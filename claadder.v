==> flow/design.v <==
module stimulus;
   reg [15:0] A, B;
   reg 	     as;
   wire [15:0] sum;
   wire       cout;
   reg       clk;
   adder16 ADDER_16(sum, cout, A, B, as, clk);
   initial
     begin
	$monitor($time, "A = %b, B = %b, as = %b, ---> cout = %b, sum = %b %d\n", A, B, as, cout, sum, sum);
     end
   initial
     begin
	clk = 0;
	A = 16'd0;
	B = 16'd0;
	as = 0;
	#5 A = 16'd16;
	B = 16'd3;
	#10 A = 16'd32768;
	B = 16'd32768;
	as = 1;
	#10 A = 16'd33000;
	B = 16'd18000;
	#10 A = 16'd60000;
	B = 16'd33000;
	#10 A = 16'd1200;
	B = 16'd03;
	#10 A = 16'd99;
	B = 16'd99;
	as = 0;
	#10 A = 16'd100;
	B = 16'd1;
	as = 1;
	#10 A = 16'd1;
	B = 1;
	as = 0;
     end  
   always
     begin
	#5 clk = ~clk;
     end
endmodule  
module cla4(out, cout, in1, in2, c0);
   output [3:0] out;
   output 	cout;
   input [3:0] in1, in2;
   input c0;
   wire g0, g1, g2, g3;
   wire p0, p1, p2, p3;
   wire c1, c2, c3;
   and(g0, in1[0], in2[0]);
   and(g1, in1[1], in2[1]);
   and(g2, in1[2], in2[2]);
   and(g3, in1[3], in2[3]);
   xor(p0, in1[0], in2[0]);
   xor(p1, in1[1], in2[1]);
   xor(p2, in1[2], in2[2]);
   xor(p3, in1[3], in2[3]);
   wire p01, p02, p03, p12, p13, p23;
   wire cp0, cp01, cp02, cp03;
   and(cp0, c0, p0);
   and(cp01, c0, p0, p1);
   and(cp02, c0, p0, p1, p2);
   and(cp03, c0, p0, p1, p2, p3);
   or(c1, g0, cp0);
   wire g0p1, g1p2, g0p12, g2p3, g1p23, g0p13;
   and(g0p1, g0, p1);
   and(g1p2, g1, p2);
   and(g0p12, g0, p1, p2);
   and(g2p3, g2, p3);
   and(g1p23, g1, p2, p3);
   and(g0p13, g0, p1, p2, p3);
   or(c2, g1, g0p1, cp01);
   or(c3, g2, g1p2, g0p12, cp02);
   or(cout, g3, g2p3, g1p23, g0p13, cp03);
   xor(out[0], p0, c0);
   xor(out[1], p1, c1);
   xor(out[2], p2, c2);
   xor(out[3], p3, c3);
endmodule  
module adder16(out, cout, in1, in2, as, clk);
   output [15:0] out;
   output 	 cout;
   input [15:0]  in1, in2;
   input 	 as;
   input 	 clk;
   wire 	 c4, c8, c12;
   wire [15:0] 	 in2m;
   wire 	 cout0, cout1, cout2;
   wire [3:0] 	 out0, out1, out2;
   reg [32:0] 	 ISB1;
   reg [28:0] 	 ISB2;
   reg [24:0] 	 ISB3;
   reg [20:0] 	 ISB4;
   xor(in2m[0], in2[0], as);
   xor(in2m[1], in2[1], as);
   xor(in2m[2], in2[2], as);
   xor(in2m[3], in2[3], as);
   xor(in2m[4], in2[4], as);
   xor(in2m[5], in2[5], as);
   xor(in2m[6], in2[6], as);
   xor(in2m[7], in2[7], as);
   xor(in2m[8], in2[8], as);
   xor(in2m[9], in2[9], as);
   xor(in2m[10], in2[10], as);
   xor(in2m[11], in2[11], as);
   xor(in2m[12], in2[12], as);
   xor(in2m[13], in2[13], as);
   xor(in2m[14], in2[14], as);
   xor(in2m[15], in2[15], as);
   cla4 CLA0(out0, cout0, ISB1[3:0], ISB1[19:16], ISB1[32]);
   cla4 CLA1(out1, cout1, ISB2[3:0], ISB2[15:12], ISB2[28]);
   cla4 CLA2(out2, cout2, ISB3[3:0], ISB3[11:8], ISB3[24]);
   cla4 CLA3(out[15:12], cout, ISB4[3:0], ISB4[7:4], ISB4[20]);
   assign out[11:0] = ISB4[19:8];
   always @(posedge clk)
     begin
	ISB4[3:0] = ISB3[7:4];
	ISB4[7:4] = ISB3[15:12];
	ISB4[15:8] = ISB3[23:16];
	ISB4[19:16] = out2;
	ISB4[20] = cout2;
	ISB3[7:0] = ISB2[11:4];
	ISB3[15:8] = ISB2[23:16];
	ISB3[19:16] = ISB2[27:24];
	ISB3[23:20] = out1;
	ISB3[24] = cout1;
	ISB2[11:0] = ISB1[15:4];
	ISB2[23:12] = ISB1[31:20];
	ISB2[27:24] = out0;
	ISB2[28] = cout0;
	ISB1[15:0] = in1;
	ISB1[31:16] = in2m;
	ISB1[32] = as;
     end
endmodule  
### Step by step through the tools: adder16

What the tools print for adder16, step after step.
Lines are those of the file above, counted from 1.
Cell names lack the library's common part.
Not given: --

* design top: adder16
* clock input: clk
* standard-cell library: sky130hd
* corner: tt_025C_1v80

### Elaborated design

Counts by Yosys on the flattened word-level netlist (proc, flatten, opt, wreduce; memories kept). Register bits leave out memories and registers merged into their read ports (data or address); mux counts leave out enables and synchronous resets folded into registers. Print and check cells are left out. Cells with the same type and inputs are merged into one.

* bitwise logic cells: 144

Operators with widths (count)
* 1-bit bitwise AND: 56
* 1-bit bitwise XOR: 48
* 1-bit bitwise OR: 40

* flip-flop bits (word level): 108
* elaborated cells: 148
* output and inout bits: 17

### Longest topological paths

Longest topological path by Yosys (ltp), each cell counted once; first at word level (registers and memories cut), then after technology mapping (sequential cells cut; the memories' decode and read muxes count).

* depth after elaboration: 6
* ABC_AREA: 0
* gate-level depth with buffers: 5

### Netlist

Source: synth_stat.txt of the flow (Yosys; design flattened, memories mapped). It holds for the ABC_AREA given above (unset counts as 0); a run with the other value may have another netlist.
Totals and module areas in this step are rounded.

Cells by type (count)
* dfxtp_1: 108
* ha_1: 20
* xor2_1: 20
* fa_1: 4
* xnor2_1: 8
* inv_1: 16
* a21o_1: 4
* o211ai_1: 4
* o21a_1: 4
* a21oi_1: 4
* buf_12: 1
* nand2_1: 4
* nor2_1: 4
* buf_6: 1

* buffers: 2
* cell count: 202
* mapped flip-flops: 108
* mapped area: 0.003 mm²
* sequential area: 0.0022 mm²

The figures by module come from a second, unflattened synthesis with its own total; it is not the netlist above.

* cell total of the unflattened synthesis: 214
* area total of the unflattened synthesis: 0.0031 mm²

Rows give one instance, submodules left out.

Modules
* adder16: times used 1, cells 138, area 0.0024 mm², sequential area 0.0022 mm²
* cla4: times used 4, cells 19, area 0.00017 mm², sequential area 0 mm²

### Timing after synthesis

OpenSTA on the mapped netlist: ideal clock, no wires. The path of least setup slack (recovery checks aside). Input and output delay are each 20% of the period. Register names are those of the netlist, which keeps one name where synthesis merged equal registers.

* path type: reg2out
* start point: register ISB4[4]
* end point: output port out[15]
* required time: 1.560 ns
* slack: 0.323 ns
* delay of the path: 1.237 ns
* stages: 6
* data arrival time: 1.237 ns
* period: 1.95 ns
* synthesis period reached: 1.627 ns

"delay of the path" = arrival - input delay + setup time.
At an output port there is no setup time.
"stages" counts driving pins, that of a launching flip-flop among them; a cell with two outputs on the path counts twice.
"synthesis period reached" = period - worst setup slack (recovery checks aside). The figure is calculated, with input and output delays left at 20% of the set period.
Between the ends stands the longest chain of elaborated cells between them, by number of cells; it is not shown to be the way that was timed. Of several equally long chains one is given.
A line is the first line of the expression or statement that the cell stems from. Yosys adds cells for indexed reads and writes and turns some case tables into memories.

* cells stage by stage: dfxtp_1 -> ha_1 -> ha_1 -> o211ai_1 -> nand2_1 -> xor2_1
* cells in the longest elaborated chain: 6
* elaborated cells between the ends (all ways): 10
* those cells by class: logic (10)

RTL lines, path post-synthesis
* from (decl): RTL line 95 `reg [20:0] ISB4;`
* from (assign): RTL line 120 `ISB4[7:4] = ISB3[15:12];`
* 1-bit bitwise AND: RTL line 52 `and(g0, in1[0], in2[0]);`
* 1-bit bitwise AND x2: RTL line 70 `and(g0p12, g0, p1, p2);`
* 1-bit bitwise OR x2: RTL line 75 `or(c3, g2, g1p2, g0p12, cp02);`
* 1-bit bitwise XOR: RTL line 80 `xor(out[3], p3, c3);`
* to (decl): RTL line 83 `output [15:0] out;`

### Path in the finished layout

Path of least setup slack in the final report of run A (OpenROAD, finished layout, wires in). Where an end is a register, its clock arrival counts in the times.

* path type: reg2out
* start point: register ISB4[4]
* end point: output port cout
* stages: 7
* slack: -0.22 ns
* required time: 1.46 ns
* period: 1.83 ns
* data arrival time: 1.68 ns

Between the ends stands the longest chain of elaborated cells between them, by number of cells; it is not shown to be the way that was timed. Of several equally long chains one is given.

* cells stage by stage: dfxtp_2 -> ha_4 -> ha_4 -> o211ai_1 -> nand2_1 -> a21o_1 -> buf_2
* cells in the longest elaborated chain: 6
* elaborated cells between the ends (all ways): 11
* those cells by class: logic (11)

RTL lines, path post-layout
* from (decl): RTL line 95 `reg [20:0] ISB4;`
* from (assign): RTL line 120 `ISB4[7:4] = ISB3[15:12];`
* 1-bit bitwise AND: RTL line 52 `and(g0, in1[0], in2[0]);`
* 1-bit bitwise AND x3: RTL line 73 `and(g0p13, g0, p1, p2, p3);`
* 1-bit bitwise OR x2: RTL line 76 `or(cout, g3, g2p3, g1p23, g0p13, cp03);`
* to (decl): RTL line 84 `output cout;`

Hand-over note for adder16

Below are 2 stored runs of the flow (Yosys, OpenROAD; platform sky130hd) on adder16, each with its settings and what was measured, unordered. Constraints: input delay and output delay 20% of the set period each, output load 0.01 pF.
"achieved period": clock period set for the run, less the worst setup slack. It is reckoned from that one timing run; input and output delays stay at 20% of the period that was set.
"worst setup path time" means the part of the period allowed to the worst setup path (the constraints hold back 20% at inputs and 20% at outputs) less its slack; where the path has registers, the arrival times of their clocks count too.
By "power consumption" is meant OpenSTA's value without simulated activity: inputs other than the clock are taken to toggle once in ten clock periods, and the tool carries that through the logic.
The measured numbers are rounded.

### Run A

==> flow/run.sh <==
#!/bin/bash
# the make line also repeats the synthesis and layout settings of config.mk as NAME=value (left out here)
make -C /OpenROAD-flow-scripts/flow DESIGN_CONFIG=/design/flow/config.mk WORK_HOME=/design/flow/orfs CLKGATE_MAP_FILE= finish
==> flow/config.mk <==
export PLATFORM = sky130hd
export DESIGN_NAME = adder16
export DESIGN_NICKNAME = adder16
export VERILOG_FILES = /design/flow/design.v
export SDC_FILE = /design/flow/constraint.sdc
export NUM_CORES = 4
export LEC_CHECK = 0
export CAP_MARGIN = 20
export CORE_MARGIN = 2
export CORE_UTILIZATION = 40
export SETUP_SLACK_MARGIN = 0.15
export SLEW_MARGIN = 20
==> flow/constraint.sdc <==
create_clock -name core_clock -period 1.83 [get_ports {clk}]
set_input_delay 0.3660 -clock core_clock [delete_from_list [all_inputs] [get_ports {clk}]]
set_output_delay 0.3660 -clock core_clock [all_outputs]
set_load 0.01 [all_outputs]

Results of run A:
- Achieved period: 2.045 ns
- Worst setup path time: 1.68 ns
- Worst setup path kind: reg2out
- Post-route worst hold slack: 0.32 ns
- Synthesis area: 0.003 mm²
- Setup slack of the critical path: -0.22 ns
- Power consumption: 4900 uW
- Die area: 0.0081 mm²
- Utilization in the final report: 0.53
- Summed negative setup slack: -0.60 ns
- Standard-cell area of the final layout: 0.0038 mm²

### Run B

==> flow/run.sh <==
#!/bin/bash
# the make line also repeats the synthesis and layout settings of config.mk as NAME=value (left out here)
make -C /OpenROAD-flow-scripts/flow DESIGN_CONFIG=/design/flow/config.mk WORK_HOME=/design/flow/orfs CLKGATE_MAP_FILE= finish
==> flow/config.mk <==
export PLATFORM = sky130hd
export DESIGN_NAME = adder16
export DESIGN_NICKNAME = adder16
export VERILOG_FILES = /design/flow/design.v
export SDC_FILE = /design/flow/constraint.sdc
export NUM_CORES = 4
export LEC_CHECK = 0
export CAP_MARGIN = 20
export CELL_PAD_IN_SITES_DETAIL_PLACEMENT = 2
export CELL_PAD_IN_SITES_GLOBAL_PLACEMENT = 1
export CORE_ASPECT_RATIO = 0.68
export CORE_MARGIN = 2
export CORE_UTILIZATION = 43
export MIN_ROUTING_LAYER = met2
export PLACE_DENSITY_LB_ADDON = 0.04
export SLEW_MARGIN = 20
==> flow/constraint.sdc <==
create_clock -name core_clock -period 1.07 [get_ports {clk}]
set_input_delay 0.2140 -clock core_clock [delete_from_list [all_inputs] [get_ports {clk}]]
set_output_delay 0.2140 -clock core_clock [all_outputs]
set_load 0.01 [all_outputs]

Results of run B:
- Setup slack of the critical path: -1.1 ns
- Standard-cell area of the final layout: 0.0042 mm²
- Summed negative setup slack: -9.1 ns
- Synthesis area: 0.003 mm²
- Post-route worst hold slack: 0.25 ns
- Worst setup path time: 1.93 ns
- Worst setup path kind: reg2out
- Power consumption: 9800 uW
- Achieved period: 2.148 ns
- Die area: 0.0076 mm²
- Utilization in the final report: 0.64

End of note.
